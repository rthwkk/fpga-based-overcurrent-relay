==> flow/design.v <==
module relay_emulating_module (
    input clk_800hz,             
    input reset,
    input [15:0] I_rms,             
    input [15:0] I_p,               
    output reg trip_signal          
);
    always @(posedge clk_800hz) begin
        if (reset) begin
            trip_signal <= 0;
        end else begin
            if (I_rms > I_p) begin
                trip_signal <= 1;
            end else begin
                trip_signal <= 0;
            end
        end
    end
endmodule
From RTL to reports: relay_emulating_module

What the tools print for relay_emulating_module, step after step.
Lines are those of the file above, counted from 1.
Operators: Yosys type, input widths -> output width; for muxes data width and select width s.
Library cell names are shortened.
A cell with -- has no value.

Design top: relay_emulating_module
Clock: clk_800hz
Standard-cell library: sky130hd
Library corner: tt_025C_1v80

Word level

Counts by Yosys on the flattened word-level netlist (proc, flatten, opt, wreduce; memories kept). Register bits leave out memories and registers merged into their read ports (data or address); mux counts leave out enables and synchronous resets folded into registers. Print and check cells are left out. Cells with the same type and inputs are merged into one.

Muxes and demuxes: 1
$lt $le $gt $ge: 1

Operator list:

| cell         | count |
| $gt 16x16->1 | 1 |
| $mux 1       | 1 |

Input port bits: 34
Register bits: 1
Elaborated cells: 3
Output and inout port bits: 1

Longest topological paths

Depth = most cells in a row (Yosys ltp): at word level without a register or memory, in the mapped netlist without a sequential cell, where the memories' decode and read muxes count.

Depth after elaboration: 2
ABC_AREA: 0
Gate-level depth with buffers: 6
Mapped depth without buffers: 6

Netlist

Source: synth_stat.txt of the flow (Yosys; design flattened, memories mapped). It holds for the ABC_AREA given above (unset counts as 0); a run with the other value may have another netlist.
The area totals of this step are shown rounded.

Cells in the netlist: 57
Sequential area: 20 sq um
Buffer cells: 0
Flip-flop cells: 1
Cell area after synthesis: 430 sq um

Cells by type:

| cell     | count | area in all (sq um) |
| ha_1     | 16    | 200.192 |
| inv_1    | 16    | 60.058 |
| a21oi_1  | 7     | 35.034 |
| dfxtp_1  | 1     | 20.019 |
| nand4_1  | 2     | 12.512 |
| nor4_2   | 1     | 12.512 |
| a21boi_2 | 1     | 11.261 |
| nand2_1  | 3     | 11.261 |
| a221o_1  | 1     | 10.01 |
| nand3_1  | 2     | 10.01 |
| and4_1   | 1     | 8.758 |
| o31a_1   | 1     | 8.758 |
| a21o_1   | 1     | 7.507 |
| o211ai_1 | 1     | 7.507 |
| nor2b_1  | 1     | 6.256 |
| o21ai_0  | 1     | 5.005 |
| nor2_1   | 1     | 3.754 |

Path before layout

Path of least setup slack by OpenSTA after synthesis, without wires, with an ideal clock, recovery checks aside; 20% of the period is set as input and as output delay. Where synthesis merged equal registers, the netlist keeps one of their names.

Kind: input to register
Start point: input I_p[14]
End point: register trip_signal
External input delay: 442 ps
Arrival time: 1550 ps
Slack: 540 ps
Period: 2210 ps
Setup time: 120 ps
Delay of the path: 1228 ps
Stages on the path: 6
Required time: 2090 ps
Buffers on the path: 0
Time at the first pin: 442 ps
Period reached after synthesis: 1670 ps

"delay of the path" = arrival - input delay + setup time.
"stages on the path": output pins that drive a net of the path, with the launching flip-flop's if there is one; two outputs of one cell count as two.
"period reached after synthesis" is the clock period less the worst setup slack; recovery checks do not enter. This is arithmetic on one report: input and output delays are still those of the set period (20% each).
Between the ends stands the longest chain of elaborated cells between them, by number of cells; it is not shown to be the way that was timed. Of several equally long chains one is given.
Each line given opens the expression or statement behind the cell; cells for indexed reads and writes are added by Yosys, which also makes memories of some case tables.
At most two assigning lines are given for a register; there are more.

Cells stage by stage: inv_1 > ha_1 > a21oi_1 > nand2_1 > a221o_1 > o31a_1
Cells in the longest elaborated chain: 2
Elaborated cells on any way between the ends: 2
Source lines of those cells: 1
Classes of those cells: compare (1); mux (1)

Ends and longest elaborated chain, post-synthesis:

| item               | line | source |
| start: declaration | 5    | `input [15:0] I_p,` |
| $gt 16x16->1       | 12   | `if (I_rms > I_p) begin` |
| $mux 1             | 12   |  |
| end: assignment    | 10   | `trip_signal <= 0;` |
| end: assignment    | 13   | `trip_signal <= 1;` |
| end: declaration   | 6    | `output reg trip_signal` |

Stored flow runs of relay_emulating_module (2 of them; Yosys, OpenROAD, sky130hd). They differ in their settings and are not a sequence. Constraints: input delay and output delay 20% of the set period each, output load 0.01 pF.
A setting shown as n/a is not set for that run.

| setting or result                  | run 1 | run 2 |
| period_ns                          | 1.96  | 1.07  |
| CORE_UTILIZATION                   | 27    | 40    |
| PLACE_DENSITY_LB_ADDON             | 0.0   | n/a   |
| CELL_PAD_IN_SITES_GLOBAL_PLACEMENT | 3     | n/a   |
| ABC_AREA                           | 0     | n/a   |
| GPL_TIMING_DRIVEN                  | 0     | n/a   |
| GPL_ROUTABILITY_DRIVEN             | 1     | n/a   |
| SLEW_MARGIN                        | 0     | 20    |
| CAP_MARGIN                         | 20    | 20    |
| CORE_MARGIN                        | 2     | 2     |

Run 1: incomplete, placement halted on FLW-0024
Run 2: incomplete, placement halted on GPL-0301
