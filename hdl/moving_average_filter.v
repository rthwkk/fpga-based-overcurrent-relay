==> flow/design.v <==
module moving_average_filter (
    input clk,                       
    input reset,                     
    input [15:0] adc_data_in,        
    output reg [15:0] filtered_data_out  
);
    reg [15:0] sample_delay_1;
    reg [15:0] sample_delay_2;
    reg [15:0] sample_delay_3;
    wire [17:0] sum_of_samples;
    assign sum_of_samples = sample_delay_1 + sample_delay_2 + sample_delay_3 + adc_data_in;
    always @(posedge clk) begin
        if (reset) begin
            sample_delay_1    <= 16'd0;
            sample_delay_2    <= 16'd0;
            sample_delay_3    <= 16'd0;
            filtered_data_out <= 16'd0;
        end else begin
            sample_delay_3 <= sample_delay_2;
            sample_delay_2 <= sample_delay_1;
            sample_delay_1 <= adc_data_in;
            filtered_data_out <= sum_of_samples >> 2; 
        end
    end
endmodule
# Reports on moving_average_filter
# The steps from the RTL of moving_average_filter to its reports follow in flow order.
# Line numbers count from 1 in the design file above.
# Cell names lack the library's common part.
# The mark - stands for no value.
# design
design	moving_average_filter
clock_port	clk
lib	sky130hd
corner	tt_025C_1v80

# Word-level counts
# Yosys after proc, flatten, opt, wreduce and memory -nomap, before mapping. Enables and synchronous resets that opt folds into registers are not counted as muxes. Memory bits, and registers merged into a memory's read port (data or address), are not among the register bits. Print and check cells are not counted. Equal cells are merged and count once.
# op_classes
addsub	3
# ops
operator	count
17-bit by 16-bit adder with 18-bit output	1
18-bit by 16-bit adder with 18-bit output	1
16-bit by 16-bit adder with 17-bit output	1
# bits
wordCells	7
register_bits	64
inputBits	18
out_inout_bits	16

# Longest topological paths
# Depth = most cells in a row (Yosys ltp): at word level without a register or memory, in the mapped netlist without a sequential cell, where the memories' decode and read muxes count.
# logic_depth
word_depth	3
abc_area	0
ltp_mapped	13
mapped_depth_nobuf	13

# After synthesis
# Source: synth_stat.txt of the flow (Yosys; design flattened, memories mapped). It holds for the ABC_AREA given above (unset counts as 0); a run with the other value may have another netlist.
# Totals and module areas in this step are rounded.
# synth_totals
area_mm2	0.00324
n_buf	8
seqArea_mm2	0.00128
flip_flops	64
mapped_cells	351
# types
cell	count	area_total_um2
dfxtp_1	64	1.28E+03
fa_1	32	640.614
inv_1	97	364.099
nor2_1	68	255.245
ha_1	15	187.68
a21oi_1	11	55.053
a21o_1	6	45.043
xnor2_1	5	43.792
xor2_1	5	43.792
o21a_1	3	22.522
buf_1	5	18.768
nand2_1	5	18.768
nor2b_1	3	18.768
a221oi_1	2	17.517
o32ai_2	1	16.266
a221oi_2	1	15.014
mux2_4	1	15.014
nand3_1	3	15.014
# Not listed: further types 17, cells in them 24.

# Worst setup path after synthesis
# Source: OpenSTA report_checks on the synthesized netlist (no wires, ideal clock, input and output delay 20% of the period each), path of least setup slack; recovery checks are left aside. Register names are those of the netlist, which keeps one name where synthesis merged equal registers.
# synth_timing
path_kind	input to register
start	in adc_data_in[1]
end	reg filtered_data_out[13]
driving_pins	13
setup_ns	0.121
path_delay_ns	2.981
arrival_ns	3.624
t_required_ns	3.699
n_path_buf	0
path_slack_ns	0.075
t_first_pin_ns	0.764
in_delay_ns	0.764
clock_period_ns	3.82
period_less_setup_slack_ns	3.745
# "path_delay_ns" is the arrival time less input delay plus setup time.
# "driving_pins" counts driving pins, that of a launching flip-flop among them; a cell with two outputs on the path counts twice.
# "period_less_setup_slack_ns" = period - worst setup slack (recovery checks aside). The figure is calculated, with input and output delays left at 20% of the set period.
# The rows between start and end are the longest chain of elaborated cells between them; the timing report does not say that the signal goes this way. Where chains are equally long, one stands for them.
# Each line given opens the expression or statement behind the cell; cells for indexed reads and writes are added by Yosys, which also makes memories of some case tables.
# synth_between
path_cell_list	inv_1 -> fa_1 -> inv_1 -> fa_1 -> nand2_1 -> nor2_1 -> fa_1 -> a21o_1 -> a221oi_2 -> o32ai_2 -> a31oi_2 -> o21ai_2 -> mux2_4
elab_chain_cells	1
cells_between	1
lines_between	1
cone_classes	add/sub: 1
# synth_rtl
element	line_no	source
start, declared	4	input [15:0] adc_data_in,
18-bit by 16-bit adder with 18-bit output	11	assign sum_of_samples = sample_delay_1 + sample_delay_2 + sample_delay_3 + adc_data_in;
end, assigned	17	filtered_data_out <= 16'd0;
end, assigned	22	filtered_data_out <= sum_of_samples >> 2;
end, declared	5	output reg [15:0] filtered_data_out

# Path in the finished layout
# From the final timing report of stored run 1: the path of least setup slack in the routed layout; clock arrival at registers is part of the times.
# layout_timing
path_kind	input to register
start	in adc_data_in[1]
end	reg filtered_data_out[13]
t_required_ns	4.86
setup_ns	0.11
path_slack_ns	0.91
arrival_ns	3.95
driving_pins	14
n_path_buf	1
t_first_pin_ns	0.92
clock_period_ns	4.61
in_delay_ns	0.92
# The rows between start and end are the longest chain of elaborated cells between them; the timing report does not say that the signal goes this way. Where chains are equally long, one stands for them.
# layout_between
path_cell_list	buf_8 -> inv_8 -> fa_1 -> inv_1 -> fa_1 -> nand2_1 -> nor2_2 -> fa_2 -> a21o_1 -> a221oi_4 -> o32ai_4 -> a31oi_4 -> o21ai_2 -> mux2_4
elab_chain_cells	1
cells_between	1
lines_between	1
cone_classes	add/sub: 1
# layout_rtl
element	line_no	source
start, declared	4	input [15:0] adc_data_in,
18-bit by 16-bit adder with 18-bit output	11	assign sum_of_samples = sample_delay_1 + sample_delay_2 + sample_delay_3 + adc_data_in;
end, assigned	17	filtered_data_out <= 16'd0;
end, assigned	22	filtered_data_out <= sum_of_samples >> 2;
end, declared	5	output reg [15:0] filtered_data_out

Data sheet: physical implementation of moving_average_filter

Stored flow runs of moving_average_filter (2 of them; Yosys, OpenROAD, sky130hd). They differ in their settings and are not a sequence. Constraints: input delay and output delay 20% of the set period each, output load 0.01 pF.
"achieved_clock_period_ns" is the run's clock period less its worst setup slack. It is reckoned from that one timing run; input and output delays stay at 20% of the period that was set.
"worst_path_allowed_less_slack_ns": the worst setup path's part of the clock period (all of it between registers, 20% less for each end at a port) less its slack. A launch clock that arrives late makes it longer, a capture clock that arrives late makes it shorter.
"power_mw" is the tool's figure for a default switching activity; nothing was simulated.
The measured numbers are rounded.

Stored run 1, flow files:
==> flow/run.sh <==
#!/bin/bash
# the make line also repeats the synthesis and layout settings of config.mk as NAME=value (left out here)
make -C /OpenROAD-flow-scripts/flow DESIGN_CONFIG=/design/flow/config.mk WORK_HOME=/design/flow/orfs CLKGATE_MAP_FILE= finish
==> flow/config.mk <==
export PLATFORM = sky130hd
export DESIGN_NAME = moving_average_filter
export DESIGN_NICKNAME = moving_average_filter
export VERILOG_FILES = /design/flow/design.v
export SDC_FILE = /design/flow/constraint.sdc
export NUM_CORES = 4
export LEC_CHECK = 0
export CAP_MARGIN = 30
export CELL_PAD_IN_SITES_DETAIL_PLACEMENT = 1
export CORE_MARGIN = 5
export CORE_UTILIZATION = 43
export CTS_CLUSTER_DIAMETER = 138
export GPL_TIMING_DRIVEN = 0
export PLACE_DENSITY_LB_ADDON = 0.16
export SETUP_SLACK_MARGIN = 1.05
export SLEW_MARGIN = 20
export TNS_END_PERCENT = 100
==> flow/constraint.sdc <==
create_clock -name core_clock -period 4.61 [get_ports {clk}]
set_input_delay 0.9220 -clock core_clock [delete_from_list [all_inputs] [get_ports {clk}]]
set_output_delay 0.9220 -clock core_clock [all_outputs]
set_load 0.01 [all_outputs]

==> results of stored run 1, as CSV <==
result,value
ys_area_mm2,0.00324
die_mm2,0.00938
finalCellArea_mm2,0.00438
final_util_pct,60.1
final_setup_ws_ns,0.909
total_negative_slack_ns,0.000
timing.hold.ws_ns,0.463
power_mw,1.77
achieved_clock_period_ns,3.701
worst_path_allowed_less_slack_ns,2.78
worstPathKind,"input to register"

Stored run 2, flow files:
==> flow/run.sh <==
#!/bin/bash
# the make line also repeats the synthesis and layout settings of config.mk as NAME=value (left out here)
make -C /OpenROAD-flow-scripts/flow DESIGN_CONFIG=/design/flow/config.mk WORK_HOME=/design/flow/orfs CLKGATE_MAP_FILE= finish
==> flow/config.mk <==
export PLATFORM = sky130hd
export DESIGN_NAME = moving_average_filter
export DESIGN_NICKNAME = moving_average_filter
export VERILOG_FILES = /design/flow/design.v
export SDC_FILE = /design/flow/constraint.sdc
export NUM_CORES = 4
export LEC_CHECK = 0
export ABC_AREA = 0
export CAP_MARGIN = 20
export CORE_ASPECT_RATIO = 1.38
export CORE_MARGIN = 2
export CORE_UTILIZATION = 58
export CTS_CLUSTER_SIZE = 74
export GPL_ROUTABILITY_DRIVEN = 0
export GPL_TIMING_DRIVEN = 0
export MIN_ROUTING_LAYER = met1
export PLACE_DENSITY_LB_ADDON = 0.24
export SETUP_SLACK_MARGIN = 1.07
export SLEW_MARGIN = 20
==> flow/constraint.sdc <==
create_clock -name core_clock -period 4.4 [get_ports {clk}]
set_input_delay 0.8800 -clock core_clock [delete_from_list [all_inputs] [get_ports {clk}]]
set_output_delay 0.8800 -clock core_clock [all_outputs]
set_load 0.01 [all_outputs]

==> results of stored run 2, as CSV <==
result,value
ys_area_mm2,0.00324
die_mm2,0.00621
finalCellArea_mm2,0.0044
final_util_pct,80.2
final_setup_ws_ns,0.858
total_negative_slack_ns,0.000
timing.hold.ws_ns,0.461
power_mw,1.93
achieved_clock_period_ns,3.542
worst_path_allowed_less_slack_ns,2.66
worstPathKind,"input to register"
